==> flow/design.v <==
`timescale 1ns / 1ps
module axi_stream_adapter #(
    parameter FRAME_LENGTH = 128,
    parameter PIPELINE_LATENCY = 4
)(
    input  wire clk,
    input  wire rst,
    input  wire in_tvalid,   
    output reg  out_tvalid,  
    output reg  out_tlast    
);
    reg [7:0] valid_count = 0;
    reg [PIPELINE_LATENCY:0] valid_shift;
    always @(posedge clk or posedge rst) begin
        if (rst) begin
            valid_count   <= 0;
            valid_shift   <= 0;
            out_tvalid    <= 0;
            out_tlast     <= 0;
        end else begin
            valid_shift <= {valid_shift[PIPELINE_LATENCY-1:0], in_tvalid};
            out_tvalid <= valid_shift[PIPELINE_LATENCY-1];
            if (in_tvalid) begin
                valid_count <= valid_count + 1;
            end
            if (valid_count == FRAME_LENGTH) begin
                out_tlast <= 1;
                valid_count <= 0;   
            end else begin
                out_tlast <= 0;
            end
        end
    end
endmodule
==> Tool chain data of axi_stream_adapter <==
What the tools print for axi_stream_adapter, step after step.
Lines are those of the file above, counted from 1.
Operators: Yosys type, input widths -> output width; for muxes data width and select width s.
Library cell names are shortened.
{ "design": {"top": "axi_stream_adapter", "clock_port": "clk", "lib": "sky130hd", "corner": "tt_025C_1v80"} }

==> After elaboration <==
Yosys after proc, flatten, opt, wreduce and memory -nomap, before mapping. Memory bits, and registers merged into a memory's read port (data or address), are not among the register bits. Print and check cells are not counted. Equal cells are merged and count once.
{ "bits": {"in_bits": 3, "word_cells": 10, "ff_bits": 14, "out_inout_bits": 2} }
{ "op_classes": {"reduce_logical": 1, "equal": 1, "add_sub_neg": 1, "muxes": 3} }
{ "ops": {"columns": ["cell", "n"], "rows": [
  ["$mux 8", 2],
  ["$add 8x1->8 const B", 1],
  ["$eq 8x8->1 const B", 1],
  ["$reduce_bool 2->1", 1],
  ["$mux 1", 1]
]} }

==> Logic depth <==
Yosys ltp: most cells in a row. Word level: on the elaborated netlist, between registers, memories and ports. Mapped: between sequential cells and ports; inverters and the memories' decode and read muxes count.
{ "logic_depth": {"ltp_word": 3, "ABC_AREA": 0, "mapped_depth": 4, "ltp_nobuf": 4} }

==> Netlist <==
Yosys stat after the flow's synthesis: flattened, memories mapped to cells. It holds for the ABC_AREA given above (unset counts as 0); a run with the other value may have another netlist.
{ "types": {"columns": ["cell", "n", "type_area_um2"], "rows": [
  ["dfrtp_1", 14, 350.336],
  ["xnor2_1", 3, 26.275],
  ["xor2_1", 3, 26.275],
  ["ha_1", 2, 25.024],
  ["nand4_1", 3, 18.768],
  ["inv_1", 4, 15.014],
  ["nor2_1", 4, 15.014],
  ["nand4_2", 1, 12.512],
  ["mux2i_1", 1, 10.01],
  ["a32oi_1", 1, 8.758],
  ["and4_1", 1, 8.758],
  ["buf_4", 1, 7.507],
  ["nand2_1", 2, 7.507],
  ["nor4_1", 1, 6.256],
  ["or3_1", 1, 6.256],
  ["nor3_1", 1, 5.005],
  ["o21ai_0", 1, 5.005]
]} }
{ "mapped": {"seq_area_mm2": 0.0003503, "cells": 44, "flip_flops": 14, "mapped_area_mm2": 0.0005543, "buf_cells": 1} }

==> Worst setup path after synthesis <==
Path of least setup slack by OpenSTA after synthesis, without wires, with an ideal clock, recovery checks aside; 20% of the period is set as input and as output delay. Where synthesis merged equal registers, the netlist keeps one of their names.
{ "synth_path": {"path_type": "input to register", "startpoint": "in in_tvalid", "endpoint": "reg valid_count[7]", "driving_pins": 4, "slack_ps": 761, "input_delay_ps": 394, "setup_time_ps": 86, "tclk_ps": 1970, "path_delay_ps": 815, "path_buffers": 1, "t_first_pin_ps": 394, "required_time_ps": 1884, "arrival_time_ps": 1123, "period_less_setup_slack_ps": 1209} }
"path_delay_ps" is the arrival time less input delay plus setup time.
"driving_pins": output pins that drive a net of the path, with the launching flip-flop's if there is one; two outputs of one cell count as two.
"period_less_setup_slack_ps" is the clock period less the worst setup slack; recovery checks do not enter. This is arithmetic on one report: input and output delays are still those of the set period (20% each).
Between the ends stands the longest chain of elaborated cells between them, by number of cells; it is not shown to be the way that was timed. Of several equally long chains one is given.
Each line given opens the expression or statement behind the cell; cells for indexed reads and writes are added by Yosys, which also makes memories of some case tables.
At most two assigning lines are given for a register; there are more.
{ "synth_between": {"cell_sequence": "buf_4 nand4_2 or3_1 a32oi_1", "elab_chain_cells": 2, "cone_cells": 3, "cone_lines": 2, "classes_between": "2 x mux; 1 x reduce/logical"} }
{ "synth_lines": {"columns": ["item", "line_no", "rtl"], "rows": [
  ["start: declaration", 8, "input  wire in_tvalid,"],
  ["$mux 8", 23, "if (in_tvalid) begin"],
  ["$mux 8", 26, "if (valid_count == FRAME_LENGTH) begin"],
  ["end: assignment", 24, "valid_count <= valid_count + 1;"],
  ["end: assignment", 28, "valid_count <= 0;"],
  ["end: declaration", 12, "reg [7:0] valid_count = 0;"]
]} }

==> Path in the finished layout <==
Path of least setup slack in the final report of run 1 (OpenROAD, finished layout, wires in). Where an end is a register, its clock arrival counts in the times.
The report prints the path's times to 10 ps; the period is as set.
{ "layout_path": {"path_type": "register to register", "startpoint": "reg valid_count[4]", "endpoint": "reg valid_count[0]", "path_buffers": 0, "tclk_ps": 1470, "driving_pins": 4, "required_time_ps": 1630, "setup_time_ps": 110, "arrival_time_ps": 1540, "slack_ps": 90, "t_first_pin_ps": 280} }
Between the ends stands the longest chain of elaborated cells between them, by number of cells; it is not shown to be the way that was timed. Of several equally long chains one is given.
At most two assigning lines are given for a register; there are more.
{ "layout_between": {"cell_sequence": "dfrtp_1 nor4_1 and4_1 nor2_1", "elab_chain_cells": 2, "cone_cells": 3, "cone_lines": 1, "classes_between": "1 x eq/ne; 1 x mux; 1 x reduce/logical"} }
{ "layout_lines": {"columns": ["item", "line_no", "rtl"], "rows": [
  ["start: declaration", 12, "reg [7:0] valid_count = 0;"],
  ["start: assignment", 16, "valid_count   <= 0;"],
  ["start: assignment", 24, "valid_count <= valid_count + 1;"],
  ["$eq 8x8->1", 26, "if (valid_count == FRAME_LENGTH) begin"],
  ["$mux 8", 26, null],
  ["end: assignment", 24, null],
  ["end: assignment", 28, "valid_count <= 0;"],
  ["end: declaration", 12, null]
]} }

==> results <==
Below are 2 stored runs of the flow (Yosys, OpenROAD; platform sky130hd) on axi_stream_adapter, each with its settings and what was measured, unordered. Constraints: input delay and output delay 20% of the set period each, output load 0.01 pF.
By "achieved_period_ps" is meant the clock period of the run minus its worst setup slack. This is arithmetic on one report: input and output delays are still those of the set period (20% each).
By "worst_path_allowed_less_slack_ps" is meant the share of the clock period that the worst setup path is allowed (20% is reserved at inputs, 20% at outputs), minus its slack. Clock arrival times at its registers enter into it.
"totalPower_w": no workload was simulated; the value follows from the tool's default switching activity.
"worst_path_allowed_less_slack_ps" is known to 10 ps.
[
  {
    "run": "run 1",
    "settings": { "period_ns": 1.47, "CORE_UTILIZATION": 37, "PLACE_DENSITY_LB_ADDON": 0.09, "CELL_PAD_IN_SITES_DETAIL_PLACEMENT": 2, "GPL_TIMING_DRIVEN": 0, "CTS_CLUSTER_SIZE": 66, "CTS_CLUSTER_DIAMETER": 390, "MIN_ROUTING_LAYER": "met1", "CAP_MARGIN": 20, "CORE_MARGIN": 2, "SLEW_MARGIN": 20 },
    "results": { "totalPower_w": 0.001112, "die_area_mm2": 0.0018237, "worst_path_allowed_less_slack_ps": 1380, "critical_path_type": "register to register", "post_route_stdcell_area_mm2": 0.0006606, "post_synth_area_mm2": 0.0005543, "ws_setup_ps": 91, "achieved_period_ps": 1379, "setupTns_ps": 0 }
  },
  {
    "run": "run 2",
    "settings": { "period_ns": 1.41, "CORE_UTILIZATION": 16, "PLACE_DENSITY_LB_ADDON": 0.25, "HOLD_SLACK_MARGIN": 0.13, "GPL_TIMING_DRIVEN": 0, "GPL_ROUTABILITY_DRIVEN": 0, "CAP_MARGIN": 20, "MIN_ROUTING_LAYER": "met1", "MAX_ROUTING_LAYER": "met4", "CORE_MARGIN": 2, "SLEW_MARGIN": 20 },
    "results": { "post_route_stdcell_area_mm2": 0.0006957, "setupTns_ps": 0, "post_synth_area_mm2": 0.0005543, "achieved_period_ps": 1336, "ws_setup_ps": 74, "die_area_mm2": 0.0039508, "worst_path_allowed_less_slack_ps": 1050, "critical_path_type": "input to register", "totalPower_w": 0.001197 }
  }
]
