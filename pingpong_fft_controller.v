==> flow/design.v <==
`timescale 1ns / 1ps
module pingpong_fft_controller (
    input  wire        clk,
    input  wire        rst,
    input  wire [31:0] fft_data_in,
    input  wire        fft_data_valid,
    output reg  [14:0] bram_addra,
    output reg  [31:0] bram_dina,
    output reg         bram_wea,
    output reg         bram_ena,
    input  wire [31:0] bram_douta,
    output reg  [14:0] bram_addrb,
    output reg  [31:0] bram_dinb,
    output reg         bram_web,
    output reg         bram_enb,
    input  wire [31:0] bram_doutb,
    output reg  [31:0] fft_doppler_input,
    output reg         fft_doppler_valid,
    output reg         fft_doppler_last      
);
    localparam RESET       = 2'd0;
    localparam FILL_FIRST  = 2'd1;
    localparam ACTIVE      = 2'd2;
    reg [1:0]  state;
    reg        active_write_buf;   
    reg        active_read_buf;    
    reg [15:0] wr_counter;
    reg [6:0]  col;
    reg [7:0]  row;
    always @(posedge clk or posedge rst) begin
        if (rst) begin
            state             <= RESET;
            active_write_buf  <= 0;
            active_read_buf   <= 1;
            wr_counter        <= 0;
            col               <= 0;
            row               <= 0;
            fft_doppler_valid <= 0;
            fft_doppler_last  <= 0;
            bram_wea <= 0; bram_ena <= 0; bram_addra <= 0; bram_dina <= 0;
            bram_web <= 0; bram_enb <= 0; bram_addrb <= 0; bram_dinb <= 0;
        end else begin
            fft_doppler_valid <= 0;
            fft_doppler_last  <= 0;
            case (state)
                RESET: begin
                    if (fft_data_valid) begin
                        state      <= FILL_FIRST;
                        wr_counter <= 0;
                    end
                end
                FILL_FIRST: begin
                    if (fft_data_valid) begin
                        bram_addra <= wr_counter;
                        bram_dina  <= fft_data_in;
                        bram_wea   <= 1;
                        bram_ena   <= 1;
                        wr_counter <= wr_counter + 1;
                        if (wr_counter == 32767) begin
                            wr_counter        <= 0;
                            active_write_buf  <= 1;
                            active_read_buf   <= 0;
                            state             <= ACTIVE;
                            col               <= 0;
                            row               <= 0;
                        end
                    end else begin
                        bram_wea <= 0;
                        bram_ena <= 0;
                    end
                end
                ACTIVE: begin
                    if (fft_data_valid) begin
                        wr_counter <= wr_counter + 1;
                        if (active_write_buf == 0) begin
                            bram_addra <= wr_counter;
                            bram_dina  <= fft_data_in;
                            bram_wea   <= 1;
                            bram_ena   <= 1;
                            bram_web   <= 0;
                            bram_enb   <= 0;
                        end else begin
                            bram_addrb <= wr_counter;
                            bram_dinb  <= fft_data_in;
                            bram_web   <= 1;
                            bram_enb   <= 1;
                            bram_wea   <= 0;
                            bram_ena   <= 0;
                        end
                        if (wr_counter == 32767) begin
                            wr_counter       <= 0;
                            active_write_buf <= ~active_write_buf;
                            active_read_buf  <= ~active_read_buf;
                            col              <= 0;
                            row              <= 0;
                        end
                    end else begin
                        bram_wea <= 0; bram_web <= 0;
                        bram_ena <= 0; bram_enb <= 0;
                    end
                    fft_doppler_valid <= 1;
                    fft_doppler_last  <= (row == 8'd255);   
                    if (active_read_buf == 0) begin
                        bram_addra <= col + row * 128;
                        bram_ena   <= 1;
                        fft_doppler_input <= bram_douta;
                    end else begin
                        bram_addrb <= col + row * 128;
                        bram_enb   <= 1;
                        fft_doppler_input <= bram_doutb;
                    end
                    if (row == 8'd255 && col == 7'd127) begin
                        row <= 0;
                        col <= 0;
                        fft_doppler_valid <= 0;
                        fft_doppler_last  <= 0;
                    end else if (row == 8'd255) begin
                        row <= 0;
                        col <= col + 1;
                    end else begin
                        row <= row + 1;
                    end
                end
            endcase
        end
    end
endmodule
### Tool chain data of pingpong_fft_controller

What the tools print for pingpong_fft_controller, step after step.
Lines are those of the file above, counted from 1.
Cell names lack the library's common part.
A cell with n/a has no value.

* design top: pingpong_fft_controller
* clock input: clk
* library: sky130hd
* library corner: tt_025C_1v80

### After elaboration

Yosys after proc, flatten, opt, wreduce and memory -nomap, before mapping. Memory bits, and registers merged into a memory's read port (data or address), are not among the register bits. Print and check cells are not counted.

* flip-flop bits (word level): 167
* word-level cells: 109

* eq/ne operators: 14
* reductions and logical operators: 17
* multiplexer cells: 54
* bitwise logic cells: 3
* $add $sub $neg: 4

Operator list (count)
* 32-bit 2-to-1 mux: 4
* 15-bit 2-to-1 mux: 7
* 32-bit case mux with 2-bit select: 1
* 16-bit 2-to-1 mux: 3
* 16-bit case mux with 2-bit select: 1
* 8-bit 2-to-1 mux: 4
* 15-bit case mux with 2-bit select: 1
* 7-bit 2-to-1 mux: 4
* 1-bit 2-to-1 mux: 19
* 16-bit by 1-bit adder with 16-bit output (second input constant): 1
* 16-bit by 15-bit == test with 1-bit output (second input constant): 1
* 8-bit case mux with 2-bit select: 1
* 7-bit by 15-bit adder with 15-bit output: 1
* 7-bit case mux with 2-bit select: 1
* 2-bit != test (second input constant): 6
* 3-bit AND reduction: 4
* 4-bit AND reduction: 3
* 2-bit nonzero test: 4
* 8-bit by 1-bit adder with 8-bit output (second input constant): 1
* 8-bit == test (second input constant): 1
* 1-bit case mux with 2-bit select: 4
* 7-bit by 1-bit adder with 7-bit output (second input constant): 1
* 7-bit == test (second input constant): 1
* 3-bit != test (second input constant): 2
* 2-bit 2-to-1 mux: 3
* 5-bit AND reduction: 1
* 2-bit case mux with 2-bit select: 1
* 1-bit inverter: 3

Not listed: further kinds 8, cells in them 8.

### Longest topological paths

Depth = most cells in a row (Yosys ltp): at word level without a register or memory, in the mapped netlist without a sequential cell, where the memories' decode and read muxes count.

* depth after elaboration: 6
* ABC_AREA: 0
* depth in mapped cells: 8
* mapped depth without buffers: 6

### Netlist

The flow's flattened synthesis, as Yosys stat reports it; memories are mapped. The netlist is that of the ABC_AREA named above (0 if unset); the other value can give another one.

Cell types
* dfrtp_1: count 134, total area 3.35E+03 um2
* mux2_2: count 97, total area 1.09E+03 um2
* edfxtp_1: count 32, total area 960.922 um2
* mux2i_1: count 30, total area 300.288 um2
* a21oi_1: count 34, total area 170.163 um2
* nor2_1: count 42, total area 157.651 um2
* nand2_1: count 39, total area 146.39 um2
* o21ai_0: count 25, total area 125.12 um2
* clkbuf_1: count 16, total area 60.058 um2
* nand3_1: count 12, total area 60.058 um2
* dfstp_2: count 2, total area 52.55 um2
* and3_1: count 8, total area 50.048 um2
* buf_2: count 9, total area 45.043 um2
* nor3_1: count 8, total area 40.038 um2
* ha_1: count 3, total area 37.536 um2
* a22o_1: count 4, total area 35.034 um2
* xnor2_1: count 4, total area 35.034 um2
* a221o_1: count 3, total area 30.029 um2

Not listed: further types 43, cells in them 65.

* chip area (Yosys): 7303.3 um2
* mapped flip-flops: 168
* standard cells after synthesis: 567
* buffers: 31

### Timing after synthesis

Path of least setup slack by OpenSTA after synthesis, without wires, with an ideal clock, recovery checks aside; 20% of the period is set as input and as output delay. Where synthesis merged equal registers, the netlist keeps one of their names.

* path type: register to register
* from: reg state
* to: reg fft_doppler_input[0]
* launch time at the first pin: 0.000 ns
* path delay: 2.616 ns
* stages: 5
* arrival: 2.195 ns
* slack: 0.893 ns
* setup time: 0.421 ns
* period: 3.51 ns
* synthesis period reached: 2.617 ns

"path delay" is the arrival time less input delay plus setup time.
"stages" counts driving pins, that of a launching flip-flop among them; a cell with two outputs on the path counts twice.
"synthesis period reached" = period - worst setup slack (recovery checks aside). The figure is calculated, with input and output delays left at 20% of the set period.
Where an end lacks its bit number, it is one bit of the signal, or one of the new flip-flops if synthesis recoded a state register.
At most two assigning lines are given for a register; there are more.

* cell sequence: dfrtp_1 -> clkbuf_1 -> inv_1 -> clkbuf_1 -> nor2_1

RTL lines, path after synthesis
* start: declaration: line 24 `reg [1:0]  state;`
* start: assignment: line 32 `state             <= RESET;`
* start: assignment: line 48 `state      <= FILL_FIRST;`
* end: assignment: line 106 `fft_doppler_input <= bram_douta;`
* end: assignment: line 110 `fft_doppler_input <= bram_doutb;`
* end: declaration: line 17 `output reg  [31:0] fft_doppler_input,`

No chain of elaborated cells between the ends is given.

### Worst path after layout

From the final timing report of run 1: the path of least setup slack in the routed layout; clock arrival at registers is part of the times.

* path type: register to output
* from: reg bram_addrb[5]
* to: out bram_addrb[5]
* slack: 0.49 ns
* arrival: 1.37 ns
* stages: 2
* launch time at the first pin: 0.42 ns
* period: 2.32 ns

At most two assigning lines are given for a register; there are more.

* cell sequence: dfrtp_1 -> clkdlybuf4s50_1
* length of the longest elaborated chain: 0
* elaborated cells on any way between the ends: 0
* source lines of those cells: 0

RTL lines, path after layout
* start: declaration: line 12 `output reg  [14:0] bram_addrb,`
* start: assignment: line 83 `bram_addrb <= wr_counter;`
* start: assignment: line 108 `bram_addrb <= col + row * 128;`
* end: declaration: line 12

# Flow runs of pingpong_fft_controller

Top module pingpong_fft_controller; platform sky130hd; tools Yosys and OpenROAD; 2 stored runs in no particular order. Input and output delays are each 20% of the period that was set; the output load is 0.01 pF.
"clock period achieved" means the clock period less the worst setup slack. The figure is calculated, with input and output delays left at 20% of the set period.
By "worst setup path time" is meant the share of the clock period that the worst setup path is allowed (20% is reserved at inputs, 20% at outputs), minus its slack. Clock arrival times at its registers enter into it.
"overall power" is the tool's figure for a default switching activity; nothing was simulated.

### Run 1

==> flow/run.sh <==
#!/bin/bash
# the make line also repeats the synthesis and layout settings of config.mk as NAME=value (left out here)
make -C /OpenROAD-flow-scripts/flow DESIGN_CONFIG=/design/flow/config.mk WORK_HOME=/design/flow/orfs CLKGATE_MAP_FILE= finish
==> flow/config.mk <==
export PLATFORM = sky130hd
export DESIGN_NAME = pingpong_fft_controller
export DESIGN_NICKNAME = pingpong_fft_controller
export VERILOG_FILES = /design/flow/design.v
export SDC_FILE = /design/flow/constraint.sdc
export NUM_CORES = 4
export LEC_CHECK = 0
export CAP_MARGIN = 20
export CORE_MARGIN = 2
export CORE_UTILIZATION = 30
export CTS_CLUSTER_SIZE = 69
export PLACE_DENSITY_LB_ADDON = 0.06
export SETUP_SLACK_MARGIN = 0.39
export SLEW_MARGIN = 40
==> flow/constraint.sdc <==
create_clock -name core_clock -period 2.32 [get_ports {clk}]
set_input_delay 0.4640 -clock core_clock [delete_from_list [all_inputs] [get_ports {clk}]]
set_output_delay 0.4640 -clock core_clock [all_outputs]
set_load 0.01 [all_outputs]

Results of run 1:
- Yosys chip area after synthesis: 7303.3 um2
- Overall die area: 25608.0 um2
- Standard-cell area of the final layout: 10839.1 um2
- Utilization: 45.0%
- Worst setup slack after layout: 0.488 ns
- Setup TNS: 0.000 ns
- Worst hold slack in the final report: 0.476 ns
- Overall power: 7223 uW
- Clock period achieved: 1.832 ns
- Worst setup path time: 1.37 ns
- Worst setup path type: register to output

### Run 2

==> flow/run.sh <==
#!/bin/bash
# the make line also repeats the synthesis and layout settings of config.mk as NAME=value (left out here)
make -C /OpenROAD-flow-scripts/flow DESIGN_CONFIG=/design/flow/config.mk WORK_HOME=/design/flow/orfs CLKGATE_MAP_FILE= finish
==> flow/config.mk <==
export PLATFORM = sky130hd
export DESIGN_NAME = pingpong_fft_controller
export DESIGN_NICKNAME = pingpong_fft_controller
export VERILOG_FILES = /design/flow/design.v
export SDC_FILE = /design/flow/constraint.sdc
export NUM_CORES = 4
export LEC_CHECK = 0
export ABC_AREA = 1
export CAP_MARGIN = 40
export CORE_MARGIN = 2
export CORE_UTILIZATION = 27
export CTS_CLUSTER_DIAMETER = 215
export GPL_ROUTABILITY_DRIVEN = 1
export MIN_ROUTING_LAYER = met1
export PLACE_DENSITY_LB_ADDON = 0.05
export SETUP_SLACK_MARGIN = 0.48
export SLEW_MARGIN = 15
export TNS_END_PERCENT = 65
==> flow/constraint.sdc <==
create_clock -name core_clock -period 2.96 [get_ports {clk}]
set_input_delay 0.5920 -clock core_clock [delete_from_list [all_inputs] [get_ports {clk}]]
set_output_delay 0.5920 -clock core_clock [all_outputs]
set_load 0.01 [all_outputs]

Results of run 2:
- Yosys chip area after synthesis: 7475.9 um2
- Overall die area: 29036.2 um2
- Standard-cell area of the final layout: 10791.6 um2
- Utilization: 39.8%
- Worst setup slack after layout: 0.984 ns
- Setup TNS: 0.000 ns
- Worst hold slack in the final report: 0.438 ns
- Overall power: 6034 uW
- Clock period achieved: 1.976 ns
- Worst setup path time: 1.38 ns
- Worst setup path type: input to register
